==> flow/design.v <==
`timescale 1ns/1ns 
module SystemClockPrescaler(
    input wire clk_in,           
    input wire reset,            
    input wire [3:0] clkps,      
    output reg clk_out           
);
    reg [7:0] prescale_counter;  
    always @(posedge clk_in or posedge reset) begin
        if (reset) begin
            prescale_counter <= 8'b0;  
            clk_out <= 1'b0;          
        end else begin
            if (prescale_counter == (2**clkps - 1)) begin
                prescale_counter <= 8'b0;  
                clk_out <= ~clk_out;       
            end else begin
                prescale_counter <= prescale_counter + 1;  
            end
        end
    end
endmodule
module ClockControlUnit(
    input wire clk_in,           
    input wire reset,            
    input wire [3:0] prescaler,  
    output wire cpu_clk,         
    output wire io_clk           
);
    wire divided_clk;
    SystemClockPrescaler prescaler_unit (
        .clk_in(clk_in),
        .reset(reset),
        .clkps(prescaler),
        .clk_out(divided_clk)
    );
    assign cpu_clk = divided_clk;    
    assign io_clk = divided_clk;    
endmodule
* From RTL to reports: ClockControlUnit
Tool output for the design above, in the order of the flow. Lines are those of the file above, counted from 1. Operators: Yosys type, input widths -> output width; for muxes data width and select width s. The mark n/a stands for no value.
Set-up: top ClockControlUnit, clock port clk_in, library sky130hd, timing corner tt_025C_1v80

* Word-level counts
Yosys after proc, flatten, opt, wreduce and memory -nomap, before mapping. Enables and synchronous resets that opt folds into registers are not counted as muxes. Memory bits, and registers merged into a memory's read port (data or address), are not among the register bits. Print and check cells are not counted. Equal cells are merged and count once.
Operators by class: add/sub/neg operators 2, eq/ne operators 1, shift-type cells 1, muxes and demuxes 1, bitwise operators 1
Operators with widths (count):
- $shl 1x4->32 const A | 1
- $sub 32x1->32 const B | 1
- $eq 8x32->1 | 1
- $add 8x1->8 const B | 1
- $mux 8 | 1
- $not 1->1 | 1
Bit counts: flip-flop bits (word level) 9, bits of input ports 6, output and inout port bits 2

* Longest topological paths
Depth = most cells in a row (Yosys ltp): at word level without a register or memory, in the mapped netlist without a sequential cell, where the memories' decode and read muxes count.
Depth: depth in word-level cells 4, ABC_AREA 0, gate-level depth with buffers 11, gate-level depth less buffers 9

* Netlist
Source: synth_stat.txt of the flow (Yosys; design flattened, memories mapped). It holds for the ABC_AREA given above (unset counts as 0); a run with the other value may have another netlist. Totals and module areas in this step are rounded.
Cells by type:
- sky130_fd_sc_hd__dfrtp_1 | count 9, area in all 225.216 µm²
- sky130_fd_sc_hd__nor2_1 | count 14, area in all 52.55 µm²
- sky130_fd_sc_hd__xnor2_1 | count 6, area in all 52.55 µm²
- sky130_fd_sc_hd__ha_1 | count 3, area in all 37.536 µm²
- sky130_fd_sc_hd__xor2_1 | count 4, area in all 35.034 µm²
- sky130_fd_sc_hd__a21oi_1 | count 5, area in all 25.024 µm²
- sky130_fd_sc_hd__nand2_1 | count 6, area in all 22.522 µm²
- sky130_fd_sc_hd__nor4_4 | count 1, area in all 21.27 µm²
- sky130_fd_sc_hd__buf_2 | count 4, area in all 20.019 µm²
- sky130_fd_sc_hd__nand3_1 | count 4, area in all 20.019 µm²
- sky130_fd_sc_hd__inv_1 | count 5, area in all 18.768 µm²
- sky130_fd_sc_hd__nand4_1 | count 3, area in all 18.768 µm²
- sky130_fd_sc_hd__a211o_1 | count 2, area in all 17.517 µm²
- sky130_fd_sc_hd__a211oi_1 | count 2, area in all 15.014 µm²
- sky130_fd_sc_hd__a22oi_1 | count 2, area in all 15.014 µm²
- sky130_fd_sc_hd__and3_1 | count 2, area in all 12.512 µm²
- sky130_fd_sc_hd__nor2b_1 | count 2, area in all 12.512 µm²
- sky130_fd_sc_hd__buf_6 | count 1, area in all 11.261 µm²
Other cell types: 21; their cells: 23.
Mapped netlist: cell count 98, mapped area 800 µm², flip-flops 9, buffer cells 8
By module: a second synthesis without flattening, with its own total; a netlist apart from the flattened one above.
Second synthesis, totals: cell total of the unflattened synthesis 83, area total of the unflattened synthesis 730 µm²
Rows give one instance, submodules left out.
By module:
- SystemClockPrescaler | times used 1, cells 82, area 720 µm²
- ClockControlUnit | times used 1, cells 1, area 7.5 µm²

* Path before layout
OpenSTA on the mapped netlist: ideal clock, no wires. The path of least setup slack (recovery checks aside). Input and output delay are each 20% of the period. Register names are those of the netlist, which keeps one name where synthesis merged equal registers.
Timing path post-synthesis: kind in2reg, from input port prescaler[1], to register prescaler_unit.clk_out, period 3790 ps, input delay 758 ps, library setup time 146 ps, time at the first pin 758 ps, data arrival time 2870 ps, path slack 774 ps, path delay 2258 ps, driving pins on the path 9, buffers on the path 1, synthesis period reached 3016 ps
"path delay" = arrival - input delay + setup time. "driving pins on the path": output pins that drive a net of the path, with the launching flip-flop's if there is one; two outputs of one cell count as two. "synthesis period reached" = period - worst setup slack (recovery checks aside). The figure is calculated, with input and output delays left at 20% of the set period. The rows between start and end are the longest chain of elaborated cells between them; the timing report does not say that the signal goes this way. Where chains are equally long, one stands for them. A line is the first line of the expression or statement that the cell stems from. Yosys adds cells for indexed reads and writes and turns some case tables into memories.
On the way, post-synthesis: cell sequence sky130_fd_sc_hd__buf_6 sky130_fd_sc_hd__or4_4 sky130_fd_sc_hd__ha_1 sky130_fd_sc_hd__or2_2 sky130_fd_sc_hd__a22oi_1 sky130_fd_sc_hd__and3_1 sky130_fd_sc_hd__a211oi_1 sky130_fd_sc_hd__nor4_4 sky130_fd_sc_hd__xor2_1, length of the longest elaborated chain 3, elaborated cells on any way between the ends 3, those cells by class 1 x add/sub; 1 x eq/ne; 1 x shift
Ends and longest elaborated chain, post-synthesis:
- start: declaration | RTL line 26 | input wire [3:0] prescaler,
- $shl 1x4->32 | RTL line 14 | if (prescale_counter == (2**clkps - 1)) begin
- $sub 32x1->32 | RTL line 14
- $eq 8x32->1 | RTL line 14
- end: assignment | RTL line 12 | clk_out <= 1'b0;
- end: assignment | RTL line 16 | clk_out <= ~clk_out;
- end: declaration | RTL line 6 | output reg clk_out

* Worst path after layout
Path of least setup slack in the final report of run A (OpenROAD, finished layout, wires in). Where an end is a register, its clock arrival counts in the times. The report prints the path's times to 10 ps; the period is as set.
Timing path after layout: kind in2reg, from input port prescaler[3], to register prescaler_unit.clk_out, period 3530 ps, input delay 710 ps, library setup time 80 ps, time at the first pin 710 ps, data arrival time 2780 ps, path slack 920 ps, driving pins on the path 10, buffers on the path 2
The rows between start and end are the longest chain of elaborated cells between them; the timing report does not say that the signal goes this way. Where chains are equally long, one stands for them.
On the way, after layout: cell sequence sky130_fd_sc_hd__buf_6 sky130_fd_sc_hd__or4_4 sky130_fd_sc_hd__ha_4 sky130_fd_sc_hd__or2_4 sky130_fd_sc_hd__a22oi_2 sky130_fd_sc_hd__and3_1 sky130_fd_sc_hd__a211oi_2 sky130_fd_sc_hd__nor4_4 sky130_fd_sc_hd__buf_6 sky130_fd_sc_hd__xor2_1, length of the longest elaborated chain 3, elaborated cells on any way between the ends 3, those cells by class 1 x add/sub; 1 x eq/ne; 1 x shift
Ends and longest elaborated chain, after layout:
- start: declaration | RTL line 26 | input wire [3:0] prescaler,
- $shl 1x4->32 | RTL line 14 | if (prescale_counter == (2**clkps - 1)) begin
- $sub 32x1->32 | RTL line 14
- $eq 8x32->1 | RTL line 14
- end: assignment | RTL line 12 | clk_out <= 1'b0;
- end: assignment | RTL line 16 | clk_out <= ~clk_out;
- end: declaration | RTL line 6 | output reg clk_out

Add stored flow runs of ClockControlUnit

2 stored runs of ClockControlUnit in the flow (synthesis by Yosys, layout by OpenROAD, sky130hd cells), in arbitrary order. Constraints: input delay and output delay 20% of the set period each, output load 0.01 pF.
By "total power after layout" is meant OpenSTA's value without simulated activity: inputs other than the clock are taken to toggle once in ten clock periods, and the tool carries that through the logic.
Measured values are rounded.

[run A] flow files
==> flow/run.sh <==
#!/bin/bash
# the make line also repeats the synthesis and layout settings of config.mk as NAME=value (left out here)
make -C /OpenROAD-flow-scripts/flow DESIGN_CONFIG=/design/flow/config.mk WORK_HOME=/design/flow/orfs CLKGATE_MAP_FILE= finish
==> flow/config.mk <==
export PLATFORM = sky130hd
export DESIGN_NAME = ClockControlUnit
export DESIGN_NICKNAME = ClockControlUnit
export VERILOG_FILES = /design/flow/design.v
export SDC_FILE = /design/flow/constraint.sdc
export NUM_CORES = 4
export LEC_CHECK = 0
export CAP_MARGIN = 20
export CORE_MARGIN = 2
export CORE_UTILIZATION = 40
export SETUP_SLACK_MARGIN = 0.93
export SLEW_MARGIN = 20
==> flow/constraint.sdc <==
create_clock -name core_clock -period 3.53 [get_ports {clk_in}]
set_input_delay 0.7060 -clock core_clock [delete_from_list [all_inputs] [get_ports {clk_in}]]
set_output_delay 0.7060 -clock core_clock [all_outputs]
set_load 0.01 [all_outputs]

[run A] result: synthesized cell area 800 µm²; area of the die 2400 µm²; utilization 0.55; worst setup slack after layout 920 ps; final setup TNS 0 ps; total power after layout 0.00044 W

[run B] flow files
==> flow/run.sh <==
#!/bin/bash
# the make line also repeats the synthesis and layout settings of config.mk as NAME=value (left out here)
make -C /OpenROAD-flow-scripts/flow DESIGN_CONFIG=/design/flow/config.mk WORK_HOME=/design/flow/orfs CLKGATE_MAP_FILE= finish
==> flow/config.mk <==
export PLATFORM = sky130hd
export DESIGN_NAME = ClockControlUnit
export DESIGN_NICKNAME = ClockControlUnit
export VERILOG_FILES = /design/flow/design.v
export SDC_FILE = /design/flow/constraint.sdc
export NUM_CORES = 4
export LEC_CHECK = 0
export ABC_AREA = 0
export CAP_MARGIN = 5
export CELL_PAD_IN_SITES_DETAIL_PLACEMENT = 1
export CELL_PAD_IN_SITES_GLOBAL_PLACEMENT = 0
export CORE_MARGIN = 3
export CORE_UTILIZATION = 41
export GPL_ROUTABILITY_DRIVEN = 1
export MAX_ROUTING_LAYER = met5
export MIN_ROUTING_LAYER = met1
export PLACE_DENSITY = 0.54
export SLEW_MARGIN = 20
export TNS_END_PERCENT = 55
==> flow/constraint.sdc <==
create_clock -name core_clock -period 3.16 [get_ports {clk_in}]
set_input_delay 0.6320 -clock core_clock [delete_from_list [all_inputs] [get_ports {clk_in}]]
set_output_delay 0.6320 -clock core_clock [all_outputs]
set_load 0.01 [all_outputs]

[run B] result: synthesized cell area 800 µm²; area of the die 2500 µm²; utilization 0.55; worst setup slack after layout 200 ps; final setup TNS 0 ps; total power after layout 0.00047 W
